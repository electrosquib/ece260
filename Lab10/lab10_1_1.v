==> flow/design.v <==
`timescale 1ns / 1ps
module three_by_three_bit_multiplier (
    input [2:0] multiplicand,
    input [2:0] multiplier,
    input start,
    input clk,
    output reg done,
    output reg [5:0] product
);
integer i = 0;
reg [5:0] ps = 6'b000000;
reg running = 0;
always @ (posedge clk) begin
    if (start && !running) begin
        running = 1;
        done = 0;
        product = 6'b000000;
    end
    else if (running && i < 3) begin
        if (multiplicand[i] == 1'b1) begin
            ps[2:0] = multiplier;
            ps = ps << i;
            product = product + ps;
            ps = 6'b000000;
        end
        i += 1;
    end
    else if (i >= 3) begin
        done = 1;
        running = 0;
        i = 0;
    end
end
endmodule
Step by step through the tools: three_by_three_bit_multiplier --
The steps from the RTL of three_by_three_bit_multiplier to its reports follow in flow order. Line numbers count from 1 in the design file above. Library cell names are shortened. The mark - stands for no value.
Inputs: top module three_by_three_bit_multiplier, clock clk, cell library sky130hd, corner tt_025C_1v80

Word-level counts --
Yosys after proc, flatten, opt, wreduce and memory -nomap, before mapping. Memory bits, and registers merged into a memory's read port (data or address), are not among the register bits. Print and check cells are not counted. Equal cells are merged and count once.
Bit counts: register bits after elaboration 40, bits in latches 0, RAM bits 0, ROM bits 0, clocked read ports x word width 0, memory cells 0, bits of input ports 8, output and inout port bits 7
Operators by class: add/subtract/negate cells 2, multipliers 0, divide/modulo/power cells 0, magnitude comparators 2, equality and inequality tests 0, shift operators 2, mux-type cells 2, bitwise logic cells 2, reductions and logical operators 7
Operators with widths (number):
- 2-to-1 mux 32 bit | 2
- variable part select 3 x 32 -> 1 bit | 1
- left shift 3 x 32 -> 6 bit | 1
- adder 32 x 2 -> 32 bit (second input constant) | 1
- greater-or-equal comparator 32 x 3 -> 1 bit (second input constant) | 1
- less-than comparator 32 x 3 -> 1 bit (second input constant) | 1
- AND reduction 2 bit | 3
- adder 6 bit | 1
- logical AND 1 bit | 2
- inverter 1 bit | 2
- nonzero test 2 bit | 1
- zero test 1 bit | 1

Depth --
Depth = most cells in a row (Yosys ltp): at word level without a register or memory, in the mapped netlist without a sequential cell, where the memories' decode and read muxes count.
Depth: depth in word-level cells 4, ABC_AREA 0, mapped depth 11

Netlist --
The flow's flattened synthesis, as Yosys stat reports it; memories are mapped. The netlist is that of the ABC_AREA named above (0 if unset); the other value can give another one. Totals and module areas in this step are rounded.
Cells by type:
- edfxtp_1 | number 32, area in all 960.922 µm²
- dfxtp_1 | number 8, area in all 160.154 µm²
- xor2_1 | number 18, area in all 157.651 µm²
- nor2_1 | number 37, area in all 138.883 µm²
- xnor2_1 | number 13, area in all 113.859 µm²
- nand4_1 | number 14, area in all 87.584 µm²
- nor4_4 | number 4, area in all 85.082 µm²
- ha_1 | number 6, area in all 75.072 µm²
- nand3_1 | number 15, area in all 75.072 µm²
- and3_1 | number 9, area in all 56.304 µm²
- nand2_1 | number 14, area in all 52.55 µm²
- a21oi_1 | number 9, area in all 45.043 µm²
- nor3_1 | number 7, area in all 35.034 µm²
- nor4_1 | number 5, area in all 31.28 µm²
- a211oi_1 | number 4, area in all 30.029 µm²
- inv_1 | number 8, area in all 30.029 µm²
- o21ai_0 | number 6, area in all 30.029 µm²
- clkbuf_1 | number 7, area in all 26.275 µm²
Other cell types: 28; their cells: 36.
Mapped netlist: cell count 252, synthesis area 2500 µm², flip-flops 40, buffers 8

Worst setup path after synthesis --
Path of least setup slack by OpenSTA after synthesis, without wires, with an ideal clock, recovery checks aside; 20% of the period is set as input and as output delay. Where synthesis merged equal registers, the netlist keeps one of their names.
Path after synthesis: kind input-to-reg, start point input start, end point register i[0], period 4.65 ns, external input delay 0.930 ns, time at the first pin 0.930 ns, arrival 3.227 ns, required time 4.184 ns, slack 0.957 ns, delay of the path 2.763 ns, stages 1, buffers on the path 0, period reached after synthesis 3.693 ns
"delay of the path" is the arrival time less input delay plus setup time. "stages": output pins that drive a net of the path, with the launching flip-flop's if there is one; two outputs of one cell count as two. "period reached after synthesis" is the clock period less the worst setup slack; recovery checks do not enter. This is arithmetic on one report: input and output delays are still those of the set period (20% each). The rows between start and end are the longest chain of elaborated cells between them; the timing report does not say that the signal goes this way. Where chains are equally long, one stands for them. Each line given opens the expression or statement behind the cell; cells for indexed reads and writes are added by Yosys, which also makes memories of some case tables.
Between the ends, after synthesis: cell sequence o21ai_0, length of the longest elaborated chain 3
Ends and longest elaborated chain, after synthesis:
- start: declaration | RTL line 5 | input start,
- logical AND 1 bit | RTL line 14 | if (start && !running) begin
- inverter 1 bit
- AND reduction 2 bit
- end: assignment | RTL line 31 | i = 0;
- end: declaration | RTL line 10 | integer i = 0;

Path in the finished layout --
Path of least setup slack in the final report of flow run 1 (OpenROAD, finished layout, wires in). Where an end is a register, its clock arrival counts in the times.
Path after layout: kind reg-to-reg, start point register i[17], end point register (name not given), period 5.3 ns, time at the first pin 0.29 ns, arrival 3.91 ns, required time 5.53 ns, slack 1.62 ns, stages 11, buffers on the path 0
The rows between start and end are the longest chain of elaborated cells between them; the timing report does not say that the signal goes this way. Where chains are equally long, one stands for them.
Between the ends, after layout: cell sequence edfxtp_1 -> nor4_1 -> nand3_1 -> or3_2 -> nor3_1 -> ha_1 -> a211oi_1 -> nor2_1 -> o21a_1 -> o311ai_1 -> mux2i_1, length of the longest elaborated chain 3
Ends and longest elaborated chain, after layout:
- start: declaration | RTL line 10 | integer i = 0;
- start: assignment | RTL line 31 | i = 0;
- less-than comparator 32 x 3 -> 1 bit | RTL line 19 | else if (running && i < 3) begin
- logical AND 1 bit | RTL line 19
- AND reduction 2 bit
- end: assignment | RTL line 17
- end: assignment | RTL line 23
- end: declaration | RTL line 8

--- measured runs ---
Measured results for three_by_three_bit_multiplier: 2 stored runs of the Yosys and OpenROAD flow on sky130hd. The settings differ; the order carries no meaning. The constraints put input and output delay at 20% of the set period each and load the outputs with 0.01 pF.
"period reached" is the run's clock period less its worst setup slack. It is reckoned from that one timing run; input and output delays stay at 20% of the period that was set.
"allowed time less slack (worst setup path)" = time allowed to the worst setup path (clock period - input delay - output delay, where it has them) - its slack; a late launch clock adds to it, a late capture clock takes from it.
"total design power": no workload was simulated; the value follows from the tool's default switching activity.
The measured numbers are rounded.

* Flow run 1 | settings: period_ns 5.3; CORE_UTILIZATION 33; PLACE_DENSITY_LB_ADDON 0.0; HOLD_SLACK_MARGIN 0.03; CELL_PAD_IN_SITES_GLOBAL_PLACEMENT 1; TNS_END_PERCENT 65; GPL_TIMING_DRIVEN 0; GPL_ROUTABILITY_DRIVEN 1; MIN_ROUTING_LAYER met1; CAP_MARGIN 20; CORE_MARGIN 2; SLEW_MARGIN 20 | results: netlist area reported by Yosys 2500 µm²; overall die area 8300 µm²; standard-cell area of the final layout 2900 µm²; utilization 40 %; setup slack of the worst path 1.6 ns; setup total negative slack 0.000 ns; worst hold slack in the final report 0.46 ns; total design power 1400 µW; period reached 3.684 ns; allowed time less slack (worst setup path) 3.68 ns; class of the worst setup path reg-to-reg
* Flow run 2 | settings: period_ns 4.11; CORE_UTILIZATION 53; PLACE_DENSITY_LB_ADDON 0.14; CORE_MARGIN 4; TNS_END_PERCENT 25; ABC_AREA 0; CAP_MARGIN 20; SLEW_MARGIN 20 | results: netlist area reported by Yosys 2500 µm²; overall die area 5900 µm²; standard-cell area of the final layout 2800 µm²; utilization 63 %; setup slack of the worst path 0.78 ns; setup total negative slack 0.000 ns; worst hold slack in the final report 0.45 ns; total design power 1800 µW; period reached 3.329 ns; allowed time less slack (worst setup path) 3.33 ns; class of the worst setup path reg-to-reg
--- end ---
